==> flow/design.v <==
module temporizador (
    input clk,   
    input enter,
    input reset,
    input [4:0] ciclos_R, ciclos_G, ciclos_B,
    output [2:0] flags
);
    parameter r = 2'd2, g = 2'd1, b = 2'd0;
    parameter start = 2'b00, R_count = 2'b01, G_count = 2'b11, B_count = 2'b10; 
    reg [3:0] contador = 0;			
    reg [1:0] RGB_count = 0;        
    always @(posedge clk) begin
        if( !reset )
            RGB_count <= start;
        else begin
            case (RGB_count)
                start: begin
                            if(enter)   RGB_count <= R_count; 
                            else        RGB_count <= RGB_count;
                        end
                R_count: begin       
                            if(contador >= ciclos_R) begin
                                RGB_count <= G_count;     
                                contador <= 0;          
                            end
                            else contador <= contador + 1;
                        end
                G_count: if(contador >= ciclos_G) begin
                            RGB_count <= B_count;
                            contador <= 0;
                        end
                        else contador <= contador + 1;
                B_count: if(contador >= ciclos_B) begin
                            RGB_count <= start;
                            contador <= 0;
                        end
                        else contador <= contador + 1;
            endcase
        end
    end
    assign flags[r] = (contador >= ciclos_R);
    assign flags[g] = (contador >= ciclos_G);
    assign flags[b] = (contador >= ciclos_B);
endmodule
# Reports on temporizador
# Tool output for the design above, in the order of the flow.
# Line numbers count from 1 in the design file above.
# Operators: Yosys type, input widths -> output width; for muxes data width and select width s.
# Library cell names are shortened.
# The mark n/a stands for no value.
[inputs]
top = "temporizador"
clock_port = "clk"
library = "sky130hd"
pvt_corner = "tt_025C_1v80"

# Elaborated design
# Source: Yosys, flattened and elaborated, memories not mapped. Widths are those after wreduce. Registers that Yosys merges into a memory's read port (data or address) are not register bits. Print and check cells do not count. Equal cells are merged and count once.
[word_totals]
reg_bits = 6
[op_classes]
n_addsub = 1
n_reduce_logical = 5
compare = 3
n_eq = 7
mux = 9
[op_table]
columns = ["operator", "n"]
rows = [
  ["$ge 4x5->1", 3],
  ["$pmux 4 s3", 1],
  ["$mux 4", 3],
  ["$ne 2x2->1 const B", 4],
  ["$pmux 2 s4", 1],
  ["$mux 2", 4],
  ["$reduce_and 5->1", 1],
  ["$eq 2x2->1 const B", 2],
  ["$add 4x1->4 const B", 1],
  ["$reduce_bool 4->1", 1],
  ["$reduce_bool 3->1", 1],
  ["$eq 2x1->1 const B", 1],
  ["$logic_not 2->1", 1],
  ["$reduce_and 2->1", 1],
]

# Longest topological paths
# Yosys ltp: most cells in a row. Word level: on the elaborated netlist, between registers, memories and ports. Mapped: between sequential cells and ports; inverters and the memories' decode and read muxes count.
[logic_depth]
ltp_word = 3
abc_area = 0
mapped_depth = 6
ltp_nobuf = 6

# Netlist
# Source: synth_stat.txt of the flow (Yosys; design flattened, memories mapped). It holds for the ABC_AREA given above (unset counts as 0); a run with the other value may have another netlist.
# The area totals of this step are shown rounded.
[synth_totals]
buffers = 0
sequential_area_um2 = 160
ffs = 6
mapped_cells = 68
mapped_area_um2 = 596
[by_type]
columns = ["type", "n", "area_total_um2"]
rows = [
  ["ha_1", 13, 162.656],
  ["edfxtp_1", 4, 120.115],
  ["inv_1", 13, 48.797],
  ["dfxtp_1", 2, 40.038],
  ["a31oi_1", 4, 25.024],
  ["a21oi_1", 4, 20.019],
  ["o21ai_0", 4, 20.019],
  ["nor2_1", 4, 15.014],
  ["o21a_1", 2, 15.014],
  ["o21bai_1", 2, 15.014],
  ["nor2b_1", 2, 12.512],
  ["o311a_1", 1, 10.01],
  ["a211o_1", 1, 8.758],
  ["a21o_2", 1, 8.758],
  ["a31o_1", 1, 8.758],
  ["a31o_2", 1, 8.758],
  ["xnor2_1", 1, 8.758],
  ["xor2_1", 1, 8.758],
]
# Not listed: further types 6, cells in them 7.

# Worst setup path after synthesis
# Path of least setup slack by OpenSTA after synthesis, without wires, with an ideal clock, recovery checks aside; 20% of the period is set as input and as output delay. Where synthesis merged equal registers, the netlist keeps one of their names.
[synth_path]
kind = "input -> output"
start = "in ciclos_B[2]"
end = "out flags[0]"
path_delay_ps = 806
t_required_ps = 2312
arrival_time_ps = 1384
t_first_pin_ps = 578
period_ps = 2890
setup_slack_ps = 928
in_delay_ps = 578
path_stages = 6
period_less_setup_slack_ps = 1962
# "path_delay_ps" = arrival - input delay + setup time.
# At an output port there is no setup time.
# "path_stages": output pins that drive a net of the path, with the launching flip-flop's if there is one; two outputs of one cell count as two.
# "period_less_setup_slack_ps" is the clock period less the worst setup slack; recovery checks do not enter. This is arithmetic on one report: input and output delays are still those of the set period (20% each).
# Between the ends stands the longest chain of elaborated cells between them, by number of cells; it is not shown to be the way that was timed. Of several equally long chains one is given.
# Each line given opens the expression or statement behind the cell; cells for indexed reads and writes are added by Yosys, which also makes memories of some case tables.
[synth_via]
cell_sequence = "inv_1 ha_1 a21oi_1 o21ai_0 a21oi_1 nor2_1"
elab_chain_len = 1
cone_cells = 1
classes_between = "compare: 1"
[synth_lines]
columns = ["element", "line", "text"]
rows = [
  ["start: declaration", 5, "input [4:0] ciclos_R, ciclos_G, ciclos_B,"],
  ["$ge 4x5->1", 43, "assign flags[b] = (contador >= ciclos_B);"],
  ["end: declaration", 6, "output [2:0] flags"],
]

# Path in the finished layout
# Path of least setup slack in the final report of entry A (OpenROAD, finished layout, wires in). Where an end is a register, its clock arrival counts in the times.
# The report prints the path's times to 10 ps; the period is as set.
[layout_path]
kind = "register -> output"
start = "reg contador[2]"
end = "out flags[0]"
t_first_pin_ps = 250
arrival_time_ps = 1650
period_ps = 1930
path_stages = 8
setup_slack_ps = -100
t_required_ps = 1540
# Between the ends stands the longest chain of elaborated cells between them, by number of cells; it is not shown to be the way that was timed. Of several equally long chains one is given.
# At most two assigning lines are given for a register; there are more.
[layout_via]
cell_sequence = "edfxtp_1 buf_6 ha_4 a21oi_4 o21ai_4 a21oi_2 nor2_1 buf_2"
elab_chain_len = 1
cone_cells = 1
classes_between = "compare: 1"
[layout_lines]
columns = ["element", "line", "text"]
rows = [
  ["start: declaration", 10, "reg [3:0] contador = 0;"],
  ["start: assignment", 26, "else contador <= contador + 1;"],
  ["start: assignment", 32, "else contador <= contador + 1;"],
  ["$ge 4x5->1", 43, "assign flags[b] = (contador >= ciclos_B);"],
  ["end: declaration", 6, "output [2:0] flags"],
]

# Below are 2 stored runs of the flow (Yosys, OpenROAD; platform sky130hd) on temporizador, each with its settings and what was measured, unordered. Constraints: input delay and output delay 20% of the set period each, output load 0.01 pF.
# "achievedPeriod_ps" means the clock period less the worst setup slack. The figure is calculated, with input and output delays left at 20% of the set period.
# "worst_path_time_ps": the worst setup path's part of the clock period (all of it between registers, 20% less for each end at a port) less its slack. A launch clock that arrives late makes it longer, a capture clock that arrives late makes it shorter.
# "totalPower_uw": no workload was simulated; the value follows from the tool's default switching activity.
# "worst_path_time_ps" is known to 10 ps.
# Results are given in rounded form.

[[run]]
name = "entry A"
[run.settings]
period_ns = 1.93
CORE_UTILIZATION = 22
CAP_MARGIN = 20
CORE_MARGIN = 2
SLEW_MARGIN = 20
[run.results]
total_die_area_um2 = 3140
util_pct = 45.1
achievedPeriod_ps = 2032
finish.stdcell_area_um2 = 1140
totalPower_uw = 566
fin_ws_ps = -102
total_negative_slack_ps = -174
synthesis_area_um2 = 596
fin_hold_ws_ps = 579
worst_path_time_ps = 1650
critical_path_type = "register -> output"

[[run]]
name = "entry B"
[run.settings]
period_ns = 1.27
CORE_UTILIZATION = 30
PLACE_DENSITY = 0.66
HOLD_SLACK_MARGIN = -0.05
CORE_ASPECT_RATIO = 1.31
CELL_PAD_IN_SITES_GLOBAL_PLACEMENT = 0
CTS_CLUSTER_DIAMETER = 318
CAP_MARGIN = 20
CORE_MARGIN = 2
SLEW_MARGIN = 20
[run.results]
total_die_area_um2 = 2360
util_pct = 57.8
achievedPeriod_ps = 1882
finish.stdcell_area_um2 = 1080
totalPower_uw = 833
fin_ws_ps = -612
total_negative_slack_ps = -4650
synthesis_area_um2 = 596
fin_hold_ws_ps = 587
worst_path_time_ps = 1630
critical_path_type = "register -> output"
